==> flow/design.v <==
module register_file (
    input [2:0] read_address1, 
    input [2:0] read_address2,
    input [2:0] write_address,
    input [3:0] write_data,
    input write_enable,
    input reset,
    input clk,
    output logic [3:0] read_data1,
    output logic [3:0] read_data2
);
logic [3:0] memory [7:0];
logic state = 0;
always @(posedge clk) begin
    if (reset == 1 || state == 0) begin
        memory[0] <= 0;
        memory[1] <= 0;
        memory[2] <= 0;
        memory[3] <= 0;
        memory[4] <= 0;
        memory[5] <= 0;
        memory[6] <= 0;
        memory[7] <= 0;
        state <= 1;
    end else if (write_enable == 1) begin
        memory[write_address] <= write_data;
    end
end
assign read_data1 = memory[read_address1];
assign read_data2 = memory[read_address2];
endmodule
From RTL to reports: register_file
What the tools print for register_file, step after step.
Line numbers count from 1 in the design file above.
Library cell names are shortened.
A cell with n/a has no value.
- design top: register_file
- clock input: clk
- cell library: sky130hd
- corner: tt_025C_1v80

Elaborated design
Yosys after proc, flatten, opt, wreduce and memory -nomap, before mapping. Enables and synchronous resets that opt folds into registers are not counted as muxes. Memory bits, and registers merged into a memory's read port (data or address), are not among the register bits. Print and check cells are not counted. Equal cells are merged and count once.
Memory sizes are those after Yosys's memory passes, which may raise the word count (mostly to a power of two), join words into wider ones and drop unused or constant bits.
- noted flip-flop bits (word level): 1
- bits in writable memories: 32
- memories: 1
- output and inout bits: 8
- word-level cells at 11
- muxes and demuxes at 7
- bitwise operators: 1
- reduce/logical cells at 1
- memories (memory ; depth ; width ; RTL line ; source):
    memory ; 8 ; 4 ; 12 ; logic [3:0] memory [7:0];
- operators by type and width (operator ; count):
    4-bit two-way mux ; 2
    3-bit two-way mux ; 2
    1-bit two-way mux ; 3
    1-bit logical OR ; 1
    1-bit inverter ; 1

Logic depth
Longest topological path by Yosys (ltp), each cell counted once; first at word level (registers and memories cut), then after technology mapping (sequential cells cut; the memories' decode and read muxes count).
- noted word-level depth: 3
- noted ABC_AREA: 0
- noted gate-level depth with buffers: 4
- mapped depth without buffers at 2

After synthesis
The flow's flattened synthesis, as Yosys stat reports it; memories are mapped. The netlist is that of the ABC_AREA named above (0 if unset); the other value can give another one.
Totals and module areas in this step are rounded.
- noted cell count: 119
- synthesis area: 1800 um^2
- noted area of sequential cells: 990 um^2
- noted flip-flop cells: 33
- buffer cells: 9
- cells by type (cell ; count ; total area (um^2)):
    edfxtp_1 ; 33 ; 990.95
    mux4_1 ; 16 ; 420.403
    nor3_1 ; 32 ; 160.154
    mux2_2 ; 8 ; 90.086
    o21ai_0 ; 8 ; 40.038
    buf_6 ; 2 ; 22.522
    nand3b_1 ; 3 ; 22.522
    clkbuf_1 ; 5 ; 18.768
    or3b_1 ; 2 ; 17.517
    clkinv_1 ; 4 ; 15.014
    nor2b_1 ; 1 ; 6.256
    buf_2 ; 1 ; 5.005
    clkbuf_2 ; 1 ; 5.005
    nand3_1 ; 1 ; 5.005
    conb_1 ; 1 ; 3.754
    inv_1 ; 1 ; 3.754

Timing after synthesis
OpenSTA on the mapped netlist: ideal clock, no wires. The path of least setup slack (recovery checks aside). Input and output delay are each 20% of the period. Register names are those of the netlist, which keeps one name where synthesis merged equal registers.
- kind: input to register
- start point: in write_address[2]
- end point: mem memory[1][0]
- period: 1.49 ns
- noted library setup time: 0.361 ns
- launch time at the first pin: 0.298 ns
- noted arrival time: 1.213 ns
- required time: 1.129 ns
- path slack at -0.084 ns
- delay of the path: 1.276 ns
- noted stages on the path: 3
- buffers on the path: 1
- noted synthesis period reached: 1.574 ns
"delay of the path" is the arrival time less input delay plus setup time.
"stages on the path": output pins that drive a net of the path, with the launching flip-flop's if there is one; two outputs of one cell count as two.
"synthesis period reached" is the clock period less the worst setup slack; recovery checks do not enter. This is arithmetic on one report: input and output delays are still those of the set period (20% each).
The rows between start and end are the longest chain of elaborated cells between them; the timing report does not say that the signal goes this way. Where chains are equally long, one stands for them.
Each line given opens the expression or statement behind the cell; cells for indexed reads and writes are added by Yosys, which also makes memories of some case tables.
- cells stage by stage: or3b_1 > clkbuf_1 > o21ai_0
- cells in the longest elaborated chain at 2
- elaborated cells between the ends (all ways) at 2
- classes of those cells: mux (2)
- ends and longest elaborated chain, after synthesis (what ; RTL line ; source):
    from (decl) ; 4 ; input [2:0] write_address,
    3-bit two-way mux ; 25 ; end else if (write_enable == 1) begin
    3-bit two-way mux ; 15 ; if (reset == 1 || state == 0) begin
    to (decl) ; 12 ; logic [3:0] memory [7:0];

Path in the finished layout
Path of least setup slack in the final report of run A (OpenROAD, finished layout, wires in). Where an end is a register, its clock arrival counts in the times.
- kind: input to output
- start point: in read_address2[2]
- end point: out read_data2[0]
- period: 2.31 ns
- output delay at 0.46 ns
- launch time at the first pin: 0.46 ns
- noted arrival time: 1.82 ns
- required time: 1.85 ns
- path slack at 0.03 ns
- noted stages on the path: 5
- buffers on the path: 3
The rows between start and end are the longest chain of elaborated cells between them; the timing report does not say that the signal goes this way. Where chains are equally long, one stands for them.
The chain passes a memory read, where the word-level depth is cut; so it can be longer than that depth.
- cells stage by stage: clkdlybuf4s50_1 > buf_6 > mux4_2 > mux2_4 > buf_2
- cells in the longest elaborated chain at 1
- elaborated cells between the ends (all ways) at 1
- classes of those cells: memory (1)
- ends and longest elaborated chain, after layout (what ; RTL line ; source):
    from (decl) ; 3 ; input [2:0] read_address2,
    memory read 8 x 4 bit ; 12 ; logic [3:0] memory [7:0];
    to (decl) ; 10 ; output logic [3:0] read_data2

--- measured runs ---
Measured results for register_file: 2 stored runs of the Yosys and OpenROAD flow on sky130hd. The settings differ; the order carries no meaning. The constraints put input and output delay at 20% of the set period each and load the outputs with 0.01 pF.
By "period achieved" is meant the clock period of the run minus its worst setup slack. This is arithmetic on one report: input and output delays are still those of the set period (20% each).
The results are shown rounded.

Run A
Settings were period_ns = 2.31; CAP_MARGIN = 20; CORE_MARGIN = 2; CORE_UTILIZATION = 40; SLEW_MARGIN = 20
- post-synthesis cell area at 1800 um^2
- noted the area of the die: 5100 um^2
- standard-cell area after layout: 2300 um^2
- final worst hold slack at 0.81 ns
- smallest setup slack: 0.028 ns
- period achieved at 2.282 ns
- total negative slack on setup checks: 0.000 ns

Run B
Settings were period_ns = 2.08; CORE_UTILIZATION = 51; SETUP_SLACK_MARGIN = 0.03; PLACE_DENSITY = 0.68; CORE_ASPECT_RATIO = 1.44; CELL_PAD_IN_SITES_GLOBAL_PLACEMENT = 0; GPL_TIMING_DRIVEN = 1; CTS_CLUSTER_DIAMETER = 305; SLEW_MARGIN = 0; MAX_ROUTING_LAYER = met4; CAP_MARGIN = 20; CORE_MARGIN = 2
- post-synthesis cell area at 1800 um^2
- noted the area of the die: 4100 um^2
- standard-cell area after layout: 2200 um^2
- final worst hold slack at 0.82 ns
- smallest setup slack: 0.019 ns
- period achieved at 2.061 ns
- total negative slack on setup checks: 0.000 ns
--- end ---
