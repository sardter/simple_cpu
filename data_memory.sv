==> flow/design.v <==
module data_memory (
    input [3:0] address,
    input [3:0] write_data,
    input write_enable,
    input read_enable,
    input reset, 
    input clk,
    output logic [3:0] read_data
);
logic [3:0] slots [15:0];
logic state = 0;
always @(posedge clk) begin
    if (reset == 1 || state == 0) begin
        slots[0] <= 0;
        slots[1] <= 0;
        slots[2] <= 0;
        slots[3] <= 0;
        slots[4] <= 0;
        slots[5] <= 0;
        slots[6] <= 0;
        slots[7] <= 0;
        slots[8] <= 0;
        slots[9] <= 0;
        slots[10] <= 0;
        slots[11] <= 0;
        slots[12] <= 0;
        slots[13] <= 0;
        slots[14] <= 0;
        slots[15] <= 0;
        state <= 1;
    end else if (write_enable == 1) begin
        slots[address] <= write_data; 
    end
end
assign read_data = ~read_enable ? 0 : slots[address];
endmodule
Step by step through the tools: data_memory
The steps from the RTL of data_memory to its reports follow in flow order.
Line numbers count from 1 in the design file above.
Operators carry their Yosys type and port widths (W data, S select, Z words).
Library cell names are shortened.
{ "setup": {"top": "data_memory", "clock_port": "clk", "library": "sky130hd", "lib_corner": "tt_025C_1v80"} }

After elaboration
Source: Yosys, flattened and elaborated, memories not mapped. Widths are those after wreduce; folded enables and synchronous resets count as part of the registers. Registers that Yosys merges into a memory's read port (data or address) are not register bits. Print and check cells do not count. Equal cells are merged and count once.
Yosys's memory passes give these memory sizes; they may raise the number of words (mostly to a power of two), join words into wider ones and drop unused or constant bits.
{ "bits": {"ff_bits": 1, "latchBits": 0, "ram_bits": 64, "mem_bits_ro": 0, "mem_count": 1, "inputBits": 12, "output_inout_bits": 4, "elab_cells": 12} }
{ "classes": {"addsub": 0, "n_mul": 0, "div": 0, "compare": 0, "n_eq": 0, "shifts": 0, "mux": 8, "bitwise": 1, "reduce_and_logical": 1} }
{ "memory_table": {"columns": ["memory", "size", "word_bits", "line_no", "text"], "rows": [
  ["slots", 16, 4, 10, "logic [3:0] slots [15:0];"]
]} }
{ "ops": {"columns": ["op", "count"], "rows": [
  ["$mux W4", 5],
  ["$mux W1", 3],
  ["$logic_or A1 B1 Y1", 1],
  ["$not A1 Y1", 1]
]} }

Logic depth
Depth = most cells in a row (Yosys ltp): at word level without a register or memory, in the mapped netlist without a sequential cell, where the memories' decode and read muxes count.
{ "logic_depth": {"word_depth": 3, "abc_area": 1, "depth_mapped": 11} }

Mapped cells and area
The flow's flattened synthesis, as Yosys stat reports it; memories are mapped. The netlist is that of the ABC_AREA named above (0 if unset); the other value can give another one.
The area totals of this step are shown rounded.
{ "mapped": {"mapped_cells": 375, "synth_area_um2": 3200, "seq_area_um2": 2000, "ffs": 65} }
{ "types": {"columns": ["cell_type", "count", "area_total_um2"], "rows": [
  ["edfxtp_1", 65, 1.95E+03],
  ["nand2_1", 197, 739.459],
  ["nor2_1", 75, 281.52],
  ["inv_1", 10, 37.536],
  ["nor3_4", 2, 32.531],
  ["nand2_2", 5, 31.28],
  ["buf_4", 4, 30.029],
  ["clkbuf_1", 6, 22.522],
  ["buf_2", 4, 20.019],
  ["nor3_2", 2, 20.019],
  ["buf_6", 1, 11.261],
  ["nor2_4", 1, 11.261],
  ["inv_2", 2, 7.507],
  ["conb_1", 1, 3.754]
]} }

Worst setup path after synthesis
OpenSTA on the mapped netlist: ideal clock, no wires. The path of least setup slack (recovery checks aside). Input and output delay are each 20% of the period. Register names are those of the netlist, which keeps one name where synthesis merged equal registers.
{ "synth_timing": {"path_kind": "input to output", "from": "input port address[1]", "to": "output port read_data[1]", "clock_period_ns": 2.39, "input_delay_ns": 0.478, "output_delay_ns": 0.478, "t_arrival_ns": 1.373, "setup_slack_ns": 0.539, "path_delay_ns": 0.895, "stages": 9, "period_less_setup_slack_ns": 1.851} }
"path_delay_ns" = arrival - input delay + setup time.
At an output port there is no setup time.
"stages" counts driving pins, that of a launching flip-flop among them; a cell with two outputs on the path counts twice.
"period_less_setup_slack_ns" = period - worst setup slack (recovery checks aside). The figure is calculated, with input and output delays left at 20% of the set period.
The rows between start and end are the longest chain of elaborated cells between them; the timing report does not say that the signal goes this way. Where chains are equally long, one stands for them.
A line is the first line of the expression or statement that the cell stems from. Yosys adds cells for indexed reads and writes and turns some case tables into memories.
The chain passes a memory read, where the word-level depth is cut; so it can be longer than that depth.
{ "synth_via": {"path_cell_list": "buf_4 > inv_2 > buf_2 > nand2_1 > nand2_1 > nand2_1 > nand2_1 > nor2_1 > nor2_1", "elab_chain_cells": 2, "cells_between": 2, "cone_lines": 2, "cone_classes": "1 x mux; 1 x memory"} }
{ "synth_rtl": {"columns": ["item", "line_no", "text"], "rows": [
  ["start: declaration", 2, "input [3:0] address,"],
  ["$mem_v2 Z16 W4", 10, "logic [3:0] slots [15:0];"],
  ["$mux W4", 35, "assign read_data = ~read_enable ? 0 : slots[address];"],
  ["end: declaration", 8, "output logic [3:0] read_data"]
]} }

Worst path after layout
From the final timing report of flow run 1: the path of least setup slack in the routed layout; clock arrival at registers is part of the times.
{ "layout_timing": {"path_kind": "register to output", "from": "memory slots[2][3]", "to": "output port read_data[3]", "clock_period_ns": 1.62, "output_delay_ns": 0.32, "t_arrival_ns": 1.43, "setup_slack_ns": -0.13, "stages": 10} }
The rows between start and end are the longest chain of elaborated cells between them; the timing report does not say that the signal goes this way. Where chains are equally long, one stands for them.
The chain passes a memory read, where the word-level depth is cut; so it can be longer than that depth.
{ "layout_via": {"path_cell_list": "edfxtp_1 > nand2_1 > nand2_1 > nand2_1 > nand2_1 > nand2_1 > nand2_1 > nor2_2 > nor2_1 > buf_2", "elab_chain_cells": 2, "cells_between": 2, "cone_lines": 2, "cone_classes": "1 x mux; 1 x memory"} }
{ "layout_rtl": {"columns": ["item", "line_no", "text"], "rows": [
  ["start: declaration", 10, "logic [3:0] slots [15:0];"],
  ["$mem_v2 Z16 W4", 10, null],
  ["$mux W4", 35, "assign read_data = ~read_enable ? 0 : slots[address];"],
  ["end: declaration", 8, "output logic [3:0] read_data"]
]} }

Appendix: measured runs

data_memory through Yosys and OpenROAD on sky130hd: 2 stored runs, unordered, with their settings and measured results. The constraints put input and output delay at 20% of the set period each and load the outputs with 0.01 pF.
"achievedPeriod_ns": clock period set for the run, less the worst setup slack. It is reckoned from that one timing run; input and output delays stay at 20% of the period that was set.
"worstPathTime_ns": the worst setup path's part of the clock period (all of it between registers, 20% less for each end at a port) less its slack. A launch clock that arrives late makes it longer, a capture clock that arrives late makes it shorter.
By "power_total_uw" is meant OpenSTA's value without simulated activity: inputs other than the clock are taken to toggle once in ten clock periods, and the tool carries that through the logic.
The measured numbers are rounded.

Flow run 1
==> flow/run.sh <==
#!/bin/bash
# the make line also repeats the synthesis and layout settings of config.mk as NAME=value (left out here)
make -C /OpenROAD-flow-scripts/flow DESIGN_CONFIG=/design/flow/config.mk WORK_HOME=/design/flow/orfs CLKGATE_MAP_FILE= finish
==> flow/config.mk <==
export PLATFORM = sky130hd
export DESIGN_NAME = data_memory
export DESIGN_NICKNAME = data_memory
export VERILOG_FILES = /design/flow/design.v
export SDC_FILE = /design/flow/constraint.sdc
export NUM_CORES = 4
export LEC_CHECK = 0
export ABC_AREA = 1
export CAP_MARGIN = 20
export CORE_ASPECT_RATIO = 0.84
export CORE_MARGIN = 2
export CORE_UTILIZATION = 40
export GPL_TIMING_DRIVEN = 0
export MAX_ROUTING_LAYER = met4
export MIN_ROUTING_LAYER = met1
export PLACE_DENSITY = 0.88
export SLEW_MARGIN = 20
export TNS_END_PERCENT = 95
==> flow/constraint.sdc <==
create_clock -name core_clock -period 1.62 [get_ports {clk}]
set_input_delay 0.3240 -clock core_clock [delete_from_list [all_inputs] [get_ports {clk}]]
set_output_delay 0.3240 -clock core_clock [all_outputs]
set_load 0.01 [all_outputs]

==> results of flow run 1, as JSON <==
{
  "synthArea_um2": 3200,
  "die_footprint_um2": 8700,
  "cell_area_final_um2": 3900,
  "util_pct": 51,
  "ws_setup_ns": -0.13,
  "total_negative_slack_ns": -1.6,
  "holdWs_ns": 0.62,
  "power_total_uw": 3600,
  "achievedPeriod_ns": 1.754,
  "worstPathTime_ns": 1.43,
  "path_kind": "register to output"
}

Flow run 2
==> flow/run.sh <==
#!/bin/bash
# the make line also repeats the synthesis and layout settings of config.mk as NAME=value (left out here)
make -C /OpenROAD-flow-scripts/flow DESIGN_CONFIG=/design/flow/config.mk WORK_HOME=/design/flow/orfs CLKGATE_MAP_FILE= finish
==> flow/config.mk <==
export PLATFORM = sky130hd
export DESIGN_NAME = data_memory
export DESIGN_NICKNAME = data_memory
export VERILOG_FILES = /design/flow/design.v
export SDC_FILE = /design/flow/constraint.sdc
export NUM_CORES = 4
export LEC_CHECK = 0
export CAP_MARGIN = 20
export CORE_MARGIN = 3
export CORE_UTILIZATION = 40
export CTS_CLUSTER_SIZE = 38
export HOLD_SLACK_MARGIN = -0.04
export PLACE_DENSITY = 0.48
export SETUP_SLACK_MARGIN = 0.27
export SLEW_MARGIN = 20
export TNS_END_PERCENT = 45
==> flow/constraint.sdc <==
create_clock -name core_clock -period 1.49 [get_ports {clk}]
set_input_delay 0.2980 -clock core_clock [delete_from_list [all_inputs] [get_ports {clk}]]
set_output_delay 0.2980 -clock core_clock [all_outputs]
set_load 0.01 [all_outputs]

==> results of flow run 2, as JSON <==
{
  "synthArea_um2": 3200,
  "die_footprint_um2": 9100,
  "cell_area_final_um2": 4400,
  "util_pct": 56,
  "ws_setup_ns": -0.56,
  "total_negative_slack_ns": -2.9,
  "holdWs_ns": 0.64,
  "power_total_uw": 4200,
  "achievedPeriod_ns": 2.052,
  "worstPathTime_ns": 1.75,
  "path_kind": "register to output"
}
